==> flow/design.v <==
module four_bit_adder (
    input wire [3:0] a,
    input wire [3:0] b,
    input wire cin,
    output wire [3:0] sum,
    output wire cout
);
    wire [2:0] carry;
full_adder fa0 (.a(a[0]), .b(b[0]), .cin(cin),  .sum(sum[0]), .cout(carry[0]));
full_adder fa1 (.a(a[1]), .b(b[1]), .cin(carry[0]),  .sum(sum[1]), .cout(carry[1]));
full_adder fa2 (.a(a[2]), .b(b[2]), .cin(carry[1]),  .sum(sum[2]), .cout(carry[2]));
full_adder fa3 (.a(a[3]), .b(b[3]), .cin(carry[2]),  .sum(sum[3]), .cout(cout));
endmodule
module full_adder (
    input wire a,
    input wire b,
    input wire cin,
    output wire sum,
    output wire cout
);
    assign sum = (a ^ b) ^ cin;
    assign cout = (a & b) | (cin & (a ^ b));
endmodule
module sixteen_bit_counter (
    input wire clk,
    input wire reset,
    output reg [15:0] count
);
    wire [3:0] sum0, sum1, sum2, sum3;
    wire carry0, carry1, carry2;
    four_bit_adder adder0 (
        .a(count[3:0]),
        .b(4'b0001),
        .cin(1'b0),
        .sum(sum0),
        .cout(carry0)
    );
    four_bit_adder adder1 (
        .a(count[7:4]),
        .b(4'b0000),
        .cin(carry0),
        .sum(sum1),
        .cout(carry1)
    );
    four_bit_adder adder2 (
        .a(count[11:8]),
        .b(4'b0000),
        .cin(carry1),
        .sum(sum2),
        .cout(carry2)
    );
    four_bit_adder adder3 (
        .a(count[15:12]),
        .b(4'b0000),
        .cin(carry2),
        .sum(sum3),
        .cout()
    );
    always @(posedge clk or posedge reset) begin
        if (reset) begin
            count <= 16'b0;
        end else begin
            count <= {sum3, sum2, sum1, sum0};
        end
    end
endmodule
From RTL to reports: sixteen_bit_counter
The steps from the RTL of sixteen_bit_counter to its reports follow in flow order.
Line numbers count from 1 in the design file above.
Library cell names are shortened.
{"block": "inputs", "design": "sixteen_bit_counter", "clk_port": "clk", "lib": "sky130hd", "lib_corner": "tt_025C_1v80"}

After elaboration
Counts by Yosys on the flattened word-level netlist (proc, flatten, opt, wreduce; memories kept). Register bits leave out memories and registers merged into their read ports (data or address); mux counts leave out enables and synchronous resets folded into registers. Print and check cells are left out. Cells with the same type and inputs are merged into one.
{"block": "op_classes", "n_logic": 30}
{"block": "op_table", "operator": "1-bit XOR", "n": 15}
{"block": "op_table", "operator": "1-bit bitwise AND", "n": 14}
{"block": "op_table", "operator": "1-bit inverter", "n": 1}
{"block": "word_totals", "in_bits": 2, "word_cells": 31, "out_inout_bits": 16, "ff_bits": 16}

Longest topological paths
Longest topological path by Yosys (ltp), each cell counted once; first at word level (registers and memories cut), then after technology mapping (sequential cells cut; the memories' decode and read muxes count).
{"block": "depth", "ltp_word": 15, "abc_area": 0, "ltp_mapped": 15, "mapped_depth_nobuf": 15}

Netlist
Yosys stat after the flow's synthesis: flattened, memories mapped to cells. It holds for the ABC_AREA given above (unset counts as 0); a run with the other value may have another netlist.
The area totals of this step are shown rounded.
{"block": "mapped", "seqArea_um2": 400, "n_buf": 16, "yosys_area_um2": 712, "stdcells": 49, "flip_flops": 16}
{"block": "types", "type": "dfrtp_1", "n": 16, "area_total_um2": 400.384}
{"block": "types", "type": "ha_1", "n": 14, "area_total_um2": 175.168}
{"block": "types", "type": "buf_4", "n": 16, "area_total_um2": 120.115}
{"block": "types", "type": "xor2_1", "n": 1, "area_total_um2": 8.758}
{"block": "types", "type": "inv_1", "n": 2, "area_total_um2": 7.507}
The figures by module come from a second, unflattened synthesis with its own total; it is not the netlist above.
{"block": "unflattened", "cells_unflattened": 35, "area_unflattened_um2": 732}
Rows give one instance, submodules left out.
{"block": "modules", "mod": "sixteen_bit_counter", "cells": 19, "seq_area_um2": 400, "n_inst": 1, "mod_area_um2": 412}
{"block": "modules", "mod": "full_adder", "cells": 1, "seq_area_um2": 0.0, "n_inst": 16, "mod_area_um2": 20.0}
{"block": "modules", "mod": "four_bit_adder", "cells": 0, "seq_area_um2": 0.0, "n_inst": 4, "mod_area_um2": 0.0}

Timing after synthesis
Path of least setup slack by OpenSTA after synthesis, without wires, with an ideal clock, recovery checks aside; 20% of the period is set as input and as output delay. Where synthesis merged equal registers, the netlist keeps one of their names.
{"block": "synth_timing", "path_type": "register to register", "startpoint": "register count[1]", "endpoint": "register count[15]", "t_arrival_ns": 2.999, "setup_slack_ns": 0.788, "delay_ns": 3.122, "launch_ns": 0.000, "path_buffers": 0, "setup_ns": 0.123, "stages": 16, "period_ns": 3.91, "required_time_ns": 3.787, "synth_period_reached_ns": 3.122}
"delay_ns" = arrival - input delay + setup time.
"stages": output pins that drive a net of the path, with the launching flip-flop's if there is one; two outputs of one cell count as two.
"synth_period_reached_ns" is the clock period less the worst setup slack; recovery checks do not enter. This is arithmetic on one report: input and output delays are still those of the set period (20% each).
Between the ends stands the longest chain of elaborated cells between them, by number of cells; it is not shown to be the way that was timed. Of several equally long chains one is given.
Each line given opens the expression or statement behind the cell; cells for indexed reads and writes are added by Yosys, which also makes memories of some case tables.
{"block": "synth_between", "cell_sequence": "dfrtp_1 ha_1 ha_1 ha_1 ha_1 ha_1 ha_1 ha_1 ha_1 ha_1 ha_1 ha_1 ha_1 ha_1 ha_1 xor2_1", "elab_chain_cells": 15, "cells_between": 15, "lines_between": 2, "cone_classes": "15 x logic"}
{"block": "synth_rtl", "element": "start, declared", "line": 27, "text": "output reg [15:0] count"}
{"block": "synth_rtl", "element": "start, assigned", "line": 61, "text": "count <= 16'b0;"}
{"block": "synth_rtl", "element": "start, assigned", "line": 63, "text": "count <= {sum3, sum2, sum1, sum0};"}
{"block": "synth_rtl", "element": "1-bit bitwise AND x14", "line": 22, "text": "assign cout = (a & b) | (cin & (a ^ b));"}
{"block": "synth_rtl", "element": "1-bit XOR", "line": 21, "text": "assign sum = (a ^ b) ^ cin;"}
{"block": "synth_rtl", "element": "end, assigned", "line": 61}
{"block": "synth_rtl", "element": "end, assigned", "line": 63}
{"block": "synth_rtl", "element": "end, declared", "line": 27}

Timing after layout
From the final timing report of stored run 2: the path of least setup slack in the routed layout; clock arrival at registers is part of the times.
{"block": "layout_timing", "path_type": "register to register", "startpoint": "register count[0]", "endpoint": "register count[15]", "stages": 16, "path_buffers": 0, "period_ns": 3.0, "launch_ns": 0.28, "t_arrival_ns": 3.09, "setup_ns": 0.11, "required_time_ns": 3.18, "setup_slack_ns": 0.09}
Between the ends stands the longest chain of elaborated cells between them, by number of cells; it is not shown to be the way that was timed. Of several equally long chains one is given.
{"block": "layout_between", "cell_sequence": "dfrtp_1 ha_2 ha_4 ha_4 ha_4 ha_4 ha_4 ha_4 ha_2 ha_2 ha_2 ha_4 ha_4 ha_4 ha_4 xor2_1", "elab_chain_cells": 15, "cells_between": 15, "lines_between": 2, "cone_classes": "15 x logic"}
{"block": "layout_rtl", "element": "start, declared", "line": 27, "text": "output reg [15:0] count"}
{"block": "layout_rtl", "element": "start, assigned", "line": 61, "text": "count <= 16'b0;"}
{"block": "layout_rtl", "element": "start, assigned", "line": 63, "text": "count <= {sum3, sum2, sum1, sum0};"}
{"block": "layout_rtl", "element": "1-bit bitwise AND x14", "line": 22, "text": "assign cout = (a & b) | (cin & (a ^ b));"}
{"block": "layout_rtl", "element": "1-bit XOR", "line": 21, "text": "assign sum = (a ^ b) ^ cin;"}
{"block": "layout_rtl", "element": "end, assigned", "line": 61}
{"block": "layout_rtl", "element": "end, assigned", "line": 63}
{"block": "layout_rtl", "element": "end, declared", "line": 27}

Wiki page: sixteen_bit_counter / flow data

Settings and measured results of 2 stored flow runs for module sixteen_bit_counter (sky130hd), not sorted in any way. The constraints put input and output delay at 20% of the set period each and load the outputs with 0.01 pF.
"timing.achieved_period_ns" = clock period - worst setup slack. The figure is calculated, with input and output delays left at 20% of the set period.
"worst_setup_path_time_ns" = time allowed to the worst setup path (clock period - input delay - output delay, where it has them) - its slack; a late launch clock adds to it, a late capture clock takes from it.
By "power_total_w" is meant OpenSTA's value without simulated activity: inputs other than the clock are taken to toggle once in ten clock periods, and the tool carries that through the logic.
Results are given in rounded form.

Stored run 1
==> flow/run.sh <==
#!/bin/bash
# the make line also repeats the synthesis and layout settings of config.mk as NAME=value (left out here)
make -C /OpenROAD-flow-scripts/flow DESIGN_CONFIG=/design/flow/config.mk WORK_HOME=/design/flow/orfs CLKGATE_MAP_FILE= finish
==> flow/config.mk <==
export PLATFORM = sky130hd
export DESIGN_NAME = sixteen_bit_counter
export DESIGN_NICKNAME = sixteen_bit_counter
export VERILOG_FILES = /design/flow/design.v
export SDC_FILE = /design/flow/constraint.sdc
export NUM_CORES = 4
export LEC_CHECK = 0
export ABC_AREA = 0
export CAP_MARGIN = 30
export CELL_PAD_IN_SITES_DETAIL_PLACEMENT = 0
export CELL_PAD_IN_SITES_GLOBAL_PLACEMENT = 0
export CORE_ASPECT_RATIO = 1.25
export CORE_MARGIN = 2
export CORE_UTILIZATION = 72
export GPL_ROUTABILITY_DRIVEN = 0
export MAX_ROUTING_LAYER = met4
export PLACE_DENSITY = 0.86
export SETUP_SLACK_MARGIN = 1.1
export SLEW_MARGIN = 35
==> flow/constraint.sdc <==
create_clock -name core_clock -period 5.61 [get_ports {clk}]
set_input_delay 1.1220 -clock core_clock [delete_from_list [all_inputs] [get_ports {clk}]]
set_output_delay 1.1220 -clock core_clock [all_outputs]
set_load 0.01 [all_outputs]

==> results of stored run 1, as JSON <==
{
  "outcome": "unfinished; error PDN-0185 in floorplanning"
}

Stored run 2
==> flow/run.sh <==
#!/bin/bash
# the make line also repeats the synthesis and layout settings of config.mk as NAME=value (left out here)
make -C /OpenROAD-flow-scripts/flow DESIGN_CONFIG=/design/flow/config.mk WORK_HOME=/design/flow/orfs CLKGATE_MAP_FILE= finish
==> flow/config.mk <==
export PLATFORM = sky130hd
export DESIGN_NAME = sixteen_bit_counter
export DESIGN_NICKNAME = sixteen_bit_counter
export VERILOG_FILES = /design/flow/design.v
export SDC_FILE = /design/flow/constraint.sdc
export NUM_CORES = 4
export LEC_CHECK = 0
export CAP_MARGIN = 5
export CORE_MARGIN = 8
export CORE_UTILIZATION = 41
export GPL_ROUTABILITY_DRIVEN = 0
export GPL_TIMING_DRIVEN = 0
export HOLD_SLACK_MARGIN = 0.29
export MIN_ROUTING_LAYER = met1
export PLACE_DENSITY = 0.8
export SLEW_MARGIN = 20
export TNS_END_PERCENT = 65
==> flow/constraint.sdc <==
create_clock -name core_clock -period 3.0 [get_ports {clk}]
set_input_delay 0.6000 -clock core_clock [delete_from_list [all_inputs] [get_ports {clk}]]
set_output_delay 0.6000 -clock core_clock [all_outputs]
set_load 0.01 [all_outputs]

==> results of stored run 2, as JSON <==
{
  "finish.stdcell_area_um2": 1100,
  "power_total_w": 0.000359,
  "worst_setup_path_time_ns": 2.91,
  "timing.worst_path_kind": "register to register",
  "timing.achieved_period_ns": 2.914,
  "design_die_area_um2": 3330,
  "timing.setup.ws_ns": 0.086,
  "hold_ws_ns": 0.469,
  "synth_chip_area_um2": 712,
  "total_negative_slack_ns": 0.000,
  "util_frac": 0.657
}
